==> flow/design.v <==
module top(
	input [31:0] pwm_only_v2,
	input pwm_only_v2_1,
	input pwm_only_v2_2,
	input [1:0] pwm_only_v2_3,
	output reg [31:0] pwm_only_v2_4,
	output [7:0] pwm_only_v2_5,
	input sys_clk,
	input sys_rst
);
reg [31:0] pwm_only_v26 = 32'd0;
reg [31:0] pwm_only_v27 = 32'd0;
reg [31:0] pwm_only_v28 = 32'd0;
reg [31:0] pwm_only_v29 = 32'd0;
reg pwm_only_v210 = 1'd0;
reg pwm_only_v211 = 1'd0;
wire pwm_only_v212;
wire pwm_only_v213;
wire pwm_only_v214;
wire pwm_only_v215;
reg dummy_s;
initial dummy_s <= 1'd0;
assign pwm_only_v212 = ((pwm_only_v2_1 & (~pwm_only_v2_2)) & (~pwm_only_v2_3[1]));
assign pwm_only_v213 = ((pwm_only_v2_1 & (~pwm_only_v2_2)) & pwm_only_v2_3[1]);
assign pwm_only_v214 = (pwm_only_v213 & (~pwm_only_v2_3[0]));
assign pwm_only_v215 = (pwm_only_v213 & pwm_only_v2_3[0]);
reg dummy_d;
always @(*) begin
	pwm_only_v2_4 <= 32'd0;
	if ((pwm_only_v2_3[1] == 1'd0)) begin
		pwm_only_v2_4 <= pwm_only_v26;
	end else begin
		if ((pwm_only_v2_3[0] == 1'd0)) begin
			pwm_only_v2_4 <= pwm_only_v27;
		end else begin
			pwm_only_v2_4 <= pwm_only_v28;
		end
	end
	dummy_d <= dummy_s;
end
assign pwm_only_v2_5 = (({4{(~pwm_only_v210)}} <<< 3'd4) | {4{(~pwm_only_v211)}});
always @(posedge sys_clk) begin
	if (pwm_only_v212) begin
		pwm_only_v26 <= pwm_only_v2;
	end
	if (pwm_only_v214) begin
		pwm_only_v27 <= pwm_only_v2;
	end
	if (pwm_only_v215) begin
		pwm_only_v28 <= pwm_only_v2;
	end
	if ((pwm_only_v29 >= pwm_only_v26)) begin
		pwm_only_v29 <= 1'd0;
	end else begin
		pwm_only_v29 <= (pwm_only_v29 + 1'd1);
	end
	if ((pwm_only_v29 >= pwm_only_v27)) begin
		pwm_only_v210 <= 1'd1;
	end else begin
		if ((pwm_only_v29 == 1'd0)) begin
			pwm_only_v210 <= 1'd0;
		end else begin
			pwm_only_v210 <= pwm_only_v210;
		end
	end
	if ((pwm_only_v29 >= pwm_only_v28)) begin
		pwm_only_v211 <= 1'd1;
	end else begin
		if ((pwm_only_v29 == 1'd0)) begin
			pwm_only_v211 <= 1'd0;
		end else begin
			pwm_only_v211 <= pwm_only_v211;
		end
	end
	if (sys_rst) begin
		pwm_only_v26 <= 32'd0;
		pwm_only_v27 <= 32'd0;
		pwm_only_v28 <= 32'd0;
		pwm_only_v29 <= 32'd0;
		pwm_only_v210 <= 1'd0;
		pwm_only_v211 <= 1'd0;
	end
end
endmodule
# == From RTL to reports: top ==
# What the tools print for top, step after step.
# Lines are those of the file above, counted from 1.
# Operators: Yosys type, input widths -> output width; for muxes data width and select width s.
# Cell names lack the library's common part.
# A cell with n/a has no value.
# inputs
design,top
clock,sys_clk
cell_library,sky130hd
lib_corner,tt_025C_1v80

# == Word level ==
# Yosys after proc, flatten, opt, wreduce and memory -nomap, before mapping. Memory bits, and registers merged into a memory's read port (data or address), are not among the register bits. Print and check cells are not counted. Equal cells are merged and count once.
# classes
reduce_logical,4
add_sub_neg,1
div,0
mul,0
eq_ne,0
cmp,3
n_shift,0
muxes,5
bitwise,11
# ops
op,n
$ge 32x32->1,3
$mux 32,2
$add 32x1->32 const B,1
$logic_not 32->1,1
$or 8x4->8,1
$and 1x1->1,5
$not 1->1,5
$reduce_bool 2->1,2
$mux 1,3
$reduce_or 2->1,1
# word_totals
latch_bits,0
n_memories,0
in_bits,38
ram_bits,0
clocked_rd_ports_x_width,0
output_inout_bits,40
rom_bits,0
word_cells,30
regBits,130

# == Longest topological paths ==
# Yosys ltp: most cells in a row. Word level: on the elaborated netlist, between registers, memories and ports. Mapped: between sequential cells and ports; inverters and the memories' decode and read muxes count.
# depth
word_depth,4
abc_area,0
ltp_mapped,9
depth_no_buf,8

# == Synthesis result ==
# The flow's flattened synthesis, as Yosys stat reports it; memories are mapped. The netlist is that of the ABC_AREA named above (0 if unset); the other value can give another one.
# The area totals of this step are shown rounded.
# types
type,n,type_area_um2
dfxtp_1,130,2.6E+03
ha_1,98,1.23E+03
nand2_1,219,822.038
a21oi_1,163,815.782
inv_1,103,386.621
nor2_1,87,326.563
mux2i_1,32,320.307
xor2_1,18,157.651
clkbuf_1,38,142.637
nand4_1,22,137.632
nand3_1,22,110.106
xnor2_1,12,105.101
a21o_1,11,82.579
o21ai_0,11,55.053
a211oi_1,7,52.55
buf_4,6,45.043
nand4_4,2,42.541
nor4_4,2,42.541
# Other cell types: 26; their cells: 53.
# mapped
buffers,53
flip_flops,130
area_mm2,0.00784
seq_area_mm2,0.0026
mapped_cells,1036

# == Timing after synthesis ==
# Path of least setup slack by OpenSTA after synthesis, without wires, with an ideal clock, recovery checks aside; 20% of the period is set as input and as output delay. Where synthesis merged equal registers, the netlist keeps one of their names.
# synth_timing
path_type,reg2reg
from,register pwm_only_v29[2]
to,register pwm_only_v29[10]
setup_ns,0.065
path_slack_ns,0.417
path_stages,9
t_first_pin_ns,0.000
required_ns,2.425
clock_period_ns,2.49
n_path_buf,1
arrival_ns,2.007
delay_ns,2.072
period_less_setup_slack_ns,2.073
# "delay_ns" = arrival - input delay + setup time.
# "path_stages": output pins that drive a net of the path, with the launching flip-flop's if there is one; two outputs of one cell count as two.
# "period_less_setup_slack_ns" is the clock period less the worst setup slack; recovery checks do not enter. This is arithmetic on one report: input and output delays are still those of the set period (20% each).
# Between the ends stands the longest chain of elaborated cells between them, by number of cells; it is not shown to be the way that was timed. Of several equally long chains one is given.
# Each line given opens the expression or statement behind the cell; cells for indexed reads and writes are added by Yosys, which also makes memories of some case tables.
# At most two assigning lines are given for a register; there are more.
# synth_between
cell_sequence,dfxtp_1 -> ha_1 -> a211oi_1 -> o21ai_0 -> a41oi_1 -> o41ai_1 -> a211o_2 -> clkbuf_1 -> nor2_1
elab_chain_len,2
cells_between,3
lines_between,2
cone_classes,1 x add/sub; 1 x compare; 1 x reduce/logical
# synth_rtl
item,line_no,source
start: declaration,14,reg [31:0] pwm_only_v29 = 32'd0;
start: assignment,53,pwm_only_v29 <= 1'd0;
start: assignment,55,pwm_only_v29 <= (pwm_only_v29 + 1'd1);
$ge 32x32->1,52,if ((pwm_only_v29 >= pwm_only_v26)) begin
$reduce_or 2->1,n/a,
end: assignment,53,
end: assignment,55,
end: declaration,14,

# == Path in the finished layout ==
# Path of least setup slack in the final report of job 1 (OpenROAD, finished layout, wires in). Where an end is a register, its clock arrival counts in the times.
# layout_timing
path_type,reg2reg
from,register pwm_only_v29[2]
to,register pwm_only_v29[1]
t_first_pin_ns,0.41
arrival_ns,2.40
setup_ns,0.06
n_path_buf,2
required_ns,2.13
path_stages,10
clock_period_ns,1.78
path_slack_ns,-0.27
# Between the ends stands the longest chain of elaborated cells between them, by number of cells; it is not shown to be the way that was timed. Of several equally long chains one is given.
# At most two assigning lines are given for a register; there are more.
# layout_between
cell_sequence,dfxtp_4 -> ha_4 -> a211oi_2 -> o21ai_2 -> a41oi_2 -> o41ai_2 -> buf_4 -> a211o_4 -> buf_12 -> nor2_1
elab_chain_len,2
cells_between,2
lines_between,1
cone_classes,1 x compare; 1 x reduce/logical
# layout_rtl
item,line_no,source
start: declaration,14,reg [31:0] pwm_only_v29 = 32'd0;
start: assignment,53,pwm_only_v29 <= 1'd0;
start: assignment,55,pwm_only_v29 <= (pwm_only_v29 + 1'd1);
$ge 32x32->1,52,if ((pwm_only_v29 >= pwm_only_v26)) begin
$reduce_or 2->1,n/a,
end: assignment,53,
end: assignment,55,
end: declaration,14,

# Measured results for top: 2 stored runs of the Yosys and OpenROAD flow on sky130hd. The settings differ; the order carries no meaning. The constraints put input and output delay at 20% of the set period each and load the outputs with 0.01 pF.
# "achievedPeriod_ns" means the clock period less the worst setup slack. The figure is calculated, with input and output delays left at 20% of the set period.
# By "worst_path_time_ns" is meant the share of the clock period that the worst setup path is allowed (20% is reserved at inputs, 20% at outputs), minus its slack. Clock arrival times at its registers enter into it.
# "total_power_mw": no workload was simulated; the value follows from the tool's default switching activity.
# The results are shown rounded.
# Among the settings, -- means not set for that run.
item,job 1,job 2
period_ns,1.78,1.35
CORE_UTILIZATION,46,40
SETUP_SLACK_MARGIN,0.41,--
PLACE_DENSITY_LB_ADDON,0.03,--
CORE_ASPECT_RATIO,1.38,--
CORE_MARGIN,6,2
TNS_END_PERCENT,90,--
GPL_TIMING_DRIVEN,1,--
CTS_CLUSTER_DIAMETER,28,--
CAP_MARGIN,20,20
SLEW_MARGIN,20,20
final_stdcell_area_mm2,0.0116,0.0119
final_setup_tns_ns,-8.06,-24.8
fin_hold_ws_ns,0.463,0.292
total_power_mw,8.13,10.6
total_die_area_mm2,0.0204,0.0207
ys_area_mm2,0.00784,0.00784
achievedPeriod_ns,2.050,1.999
worst_path_time_ns,2.05,2.00
worst_path_kind,reg2reg,reg2reg
finish.utilization_pct,70.3,61.3
timing.setup.ws_ns,-0.270,-0.649
