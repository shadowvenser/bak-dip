==> flow/design.v <==
module pwm_only_v2
(
	clk, wr_data, cs, wr_n, addr, clr_n, rd_data, pwm_out
);
	input clk;
	input [31:0] wr_data;
	input cs;
	input wr_n;
	input [1:0] addr;
	input clr_n;
	output [31:0] rd_data;
	output [7:0] pwm_out;
	reg [31:0] div;
	reg [31:0] duty_a;
	reg [31:0] duty_b;
	reg [31:0] counter;
	reg		  off_a;
	reg		  off_b;
	reg [31:0] rd_data;
	wire div_en, duty_en;
	assign div_en = cs & !wr_n & !addr[1];
	assign duty_en = cs & !wr_n & addr[1];
	assign duty_a_en = duty_en & !addr[0];
	assign duty_b_en = duty_en & addr[0];
	always @(posedge clk or negedge clr_n)
	begin
		if (clr_n == 0)
		begin
			div <= 0;
			duty_a <= 0;
			duty_b <= 0;
		end
		else
		begin
			if (div_en)	div <= wr_data;
			if (duty_a_en) duty_a <= wr_data;
			if (duty_b_en) duty_b <= wr_data;
		end		
	end
	always @(*)
	begin
		if (addr[1] == 0)
			rd_data = div;
		else
			if (addr[0] == 0)
				rd_data = duty_a;
			else
				rd_data = duty_b;
	end
	always @(posedge clk or negedge clr_n)
	begin
		if (clr_n == 0)
			counter <= 0;
		else
			if (counter >= div)
				counter <= 0;
			else	
				counter <= counter + 1;
	end
	always @(posedge clk or negedge clr_n)
	begin
		if (clr_n == 0)
			off_a <= 0;
		else
			if (counter >= duty_a)
				off_a <= 1;
			else
				if (counter == 0)
					off_a <= 0;
				else
					off_a <= off_a;
	end
	always @(posedge clk or negedge clr_n)
	begin
		if (clr_n == 0)
			off_b <= 0;
		else
			if (counter >= duty_b)
				off_b <= 1;
			else
				if (counter == 0)
					off_b <= 0;
				else
					off_b <= off_b;
	end
	assign pwm_out = {4{!off_a}} << 4 | {4{!off_b}};
endmodule
Reports on pwm_only_v2
The steps from the RTL of pwm_only_v2 to its reports follow in flow order.
Line numbers count from 1 in the design file above.
Operators carry their Yosys type and port widths (W data, S select, Z words).
{ "setup": {"top_module": "pwm_only_v2", "clock": "clk", "library": "sky130hd", "corner": "tt_025C_1v80"} }

Word-level counts
Counts by Yosys on the flattened word-level netlist (proc, flatten, opt, wreduce; memories kept). Register bits leave out memories and registers merged into their read ports (data or address). Print and check cells are left out. Cells with the same type and inputs are merged into one.
{ "word_totals": {"register_bits": 130, "inputBits": 38, "output_inout_bits": 40, "word_cells": 30} }
{ "classes": {"addsub": 1, "n_cmp": 3, "muxes": 6, "bitwise": 6, "reduce_and_logical": 8} }
{ "ops": {"columns": ["op", "count"], "rows": [
  ["$ge A32 B32 Y1", 3],
  ["$mux W32", 3],
  ["$add A32 B1 Y32 const B", 1],
  ["$logic_not A32 Y1", 1],
  ["$or A8 B4 Y8", 1],
  ["$and A1 B1 Y1", 5],
  ["$logic_not A1 Y1", 5],
  ["$reduce_bool A2 Y1", 2],
  ["$mux W1", 3]
]} }

Longest topological paths
Longest topological path by Yosys (ltp), each cell counted once; first at word level (registers and memories cut), then after technology mapping (sequential cells cut; the memories' decode and read muxes count).
{ "logic_depth": {"word_depth": 4, "abc_area": 0, "depth_mapped": 9, "mapped_depth_nobuf": 7} }

After synthesis
Source: synth_stat.txt of the flow (Yosys; design flattened, memories mapped). It holds for the ABC_AREA given above (unset counts as 0); a run with the other value may have another netlist.
{ "mapped": {"cells": 885, "area_um2": 8495.6, "seq_area_um2": 3253.1, "ff_cells": 130, "n_buf": 44} }
{ "by_type": {"columns": ["cell_type", "count", "type_area_um2"], "rows": [
  ["sky130_fd_sc_hd__dfrtp_1", 130, 3253.12],
  ["sky130_fd_sc_hd__ha_1", 98, 1.23E+03],
  ["sky130_fd_sc_hd__inv_1", 104, 390.374],
  ["sky130_fd_sc_hd__mux2_2", 34, 382.867],
  ["sky130_fd_sc_hd__a211oi_2", 30, 375.36],
  ["sky130_fd_sc_hd__o21ai_0", 69, 345.331],
  ["sky130_fd_sc_hd__a21oi_1", 64, 320.307],
  ["sky130_fd_sc_hd__mux2i_1", 32, 320.307],
  ["sky130_fd_sc_hd__nand2_1", 81, 304.042],
  ["sky130_fd_sc_hd__a21o_1", 26, 195.187],
  ["sky130_fd_sc_hd__xor2_1", 21, 183.926],
  ["sky130_fd_sc_hd__nor2_1", 42, 157.651],
  ["sky130_fd_sc_hd__nand4_1", 25, 156.4],
  ["sky130_fd_sc_hd__clkbuf_1", 29, 108.854],
  ["sky130_fd_sc_hd__nand3_1", 16, 80.077],
  ["sky130_fd_sc_hd__xnor2_1", 9, 78.826],
  ["sky130_fd_sc_hd__and4_1", 8, 70.067],
  ["sky130_fd_sc_hd__buf_12", 3, 60.058]
]} }
Other cell types: 32; their cells: 64.

Path before layout
OpenSTA on the mapped netlist: ideal clock, no wires. The path of least setup slack (recovery checks aside). Input and output delay are each 20% of the period. Register names are those of the netlist, which keeps one name where synthesis merged equal registers.
{ "synth_path": {"kind": "register to register", "start": "register counter[0]", "end": "register counter[10]", "tclk_ns": 2.67, "setup_ns": 0.089, "t_first_pin_ns": 0.000, "arrival_ns": 2.206, "required_ns": 2.581, "slack_ns": 0.376, "path_delay_ns": 2.295, "driving_pins": 10, "n_path_buf": 2, "period_less_setup_slack_ns": 2.294} }
"path_delay_ns" is the arrival time less input delay plus setup time.
"driving_pins" counts driving pins, that of a launching flip-flop among them; a cell with two outputs on the path counts twice.
"period_less_setup_slack_ns" is the clock period less the worst setup slack; recovery checks do not enter. This is arithmetic on one report: input and output delays are still those of the set period (20% each).
Between the ends stands the longest chain of elaborated cells between them, by number of cells; it is not shown to be the way that was timed. Of several equally long chains one is given.
Each line given opens the expression or statement behind the cell; cells for indexed reads and writes are added by Yosys, which also makes memories of some case tables.
At most two assigning lines are given for a register; there are more.
{ "synth_via": {"cell_sequence": "sky130_fd_sc_hd__dfrtp_1 -> sky130_fd_sc_hd__inv_1 -> sky130_fd_sc_hd__ha_1 -> sky130_fd_sc_hd__nand2b_4 -> sky130_fd_sc_hd__a2111oi_4 -> sky130_fd_sc_hd__a2111oi_0 -> sky130_fd_sc_hd__or4_1 -> sky130_fd_sc_hd__buf_6 -> sky130_fd_sc_hd__buf_12 -> sky130_fd_sc_hd__a211oi_2", "elab_chain_cells": 2, "cells_between": 3, "lines_between": 2, "cone_classes": "add/sub (1); compare (1); mux (1)"} }
{ "synth_lines": {"columns": ["element", "line", "source"], "rows": [
  ["from (decl)", 16, "reg [31:0] counter;"],
  ["from (assign)", 53, "counter <= 0;"],
  ["from (assign)", 58, "counter <= counter + 1;"],
  ["$add A32 B1 Y32", 58, null],
  ["$mux W32", 55, "if (counter >= div)"],
  ["to (assign)", 56, "counter <= 0;"],
  ["to (assign)", 58, null],
  ["to (decl)", 16, null]
]} }

Timing after layout
Path of least setup slack in the final report of flow run 1 (OpenROAD, finished layout, wires in). Where an end is a register, its clock arrival counts in the times.
{ "layout_path": {"kind": "input to output", "start": "input addr[0]", "end": "output rd_data[29]", "tclk_ns": 4.48, "input_delay_ns": 0.90, "out_delay_ns": 0.90, "t_first_pin_ns": 0.90, "arrival_ns": 2.34, "required_ns": 3.58, "slack_ns": 1.25, "driving_pins": 4, "n_path_buf": 2} }
Between the ends stands the longest chain of elaborated cells between them, by number of cells; it is not shown to be the way that was timed. Of several equally long chains one is given.
{ "layout_via": {"cell_sequence": "sky130_fd_sc_hd__buf_4 -> sky130_fd_sc_hd__mux2i_1 -> sky130_fd_sc_hd__a21oi_1 -> sky130_fd_sc_hd__clkdlybuf4s50_1", "elab_chain_cells": 2, "cells_between": 2, "lines_between": 2, "cone_classes": "mux (2)"} }
{ "layout_lines": {"columns": ["element", "line", "source"], "rows": [
  ["from (decl)", 9, "input [1:0] addr;"],
  ["$mux W32", 45, "if (addr[0] == 0)"],
  ["$mux W32", 42, "if (addr[1] == 0)"],
  ["to (decl)", 11, "output [31:0] rd_data;"]
]} }

Appendix: measured runs

Stored flow runs of pwm_only_v2 (2 of them; Yosys, OpenROAD, sky130hd). They differ in their settings and are not a sequence. Constraints: input delay and output delay 20% of the set period each, output load 0.01 pF.
"worst setup path time (ns)" = time allowed to the worst setup path (clock period - input delay - output delay, where it has them) - its slack; a late launch clock adds to it, a late capture clock takes from it.
"finish__power__total" rests on the timing tool's default activity at the inputs, not on a simulated workload.

settings of flow run 1
{
  "period_ns": 4.48,
  "CORE_UTILIZATION": 58,
  "PLACE_DENSITY_LB_ADDON": 0.14,
  "CORE_MARGIN": 6,
  "CELL_PAD_IN_SITES_GLOBAL_PLACEMENT": 0,
  "GPL_ROUTABILITY_DRIVEN": 1,
  "CTS_CLUSTER_SIZE": 93,
  "SLEW_MARGIN": 35,
  "MAX_ROUTING_LAYER": "met5",
  "CAP_MARGIN": 20
}
report of flow run 1
yosys chip area after synthesis (um^2): 8495.6
finish__design__die__area: 17695.7
finish__design__instance__area__stdcell: 9913.3
finish__design__instance__utilization: 0.7033
finish__timing__setup__ws: 1.246
finish__timing__setup__tns: 0.000
finish__timing__hold__ws: 0.516
finish__power__total: 3.664e-03
worst setup path time (ns): 1.44
worst setup path kind: input to output

settings of flow run 2
{
  "period_ns": 2.21,
  "CORE_UTILIZATION": 59,
  "PLACE_DENSITY_LB_ADDON": 0.21,
  "CELL_PAD_IN_SITES_DETAIL_PLACEMENT": 2,
  "ABC_AREA": 1,
  "GPL_TIMING_DRIVEN": 0,
  "CTS_CLUSTER_SIZE": 70,
  "CAP_MARGIN": 0,
  "CORE_MARGIN": 2,
  "SLEW_MARGIN": 20
}
report of flow run 2: did not finish, place, DPL-0033
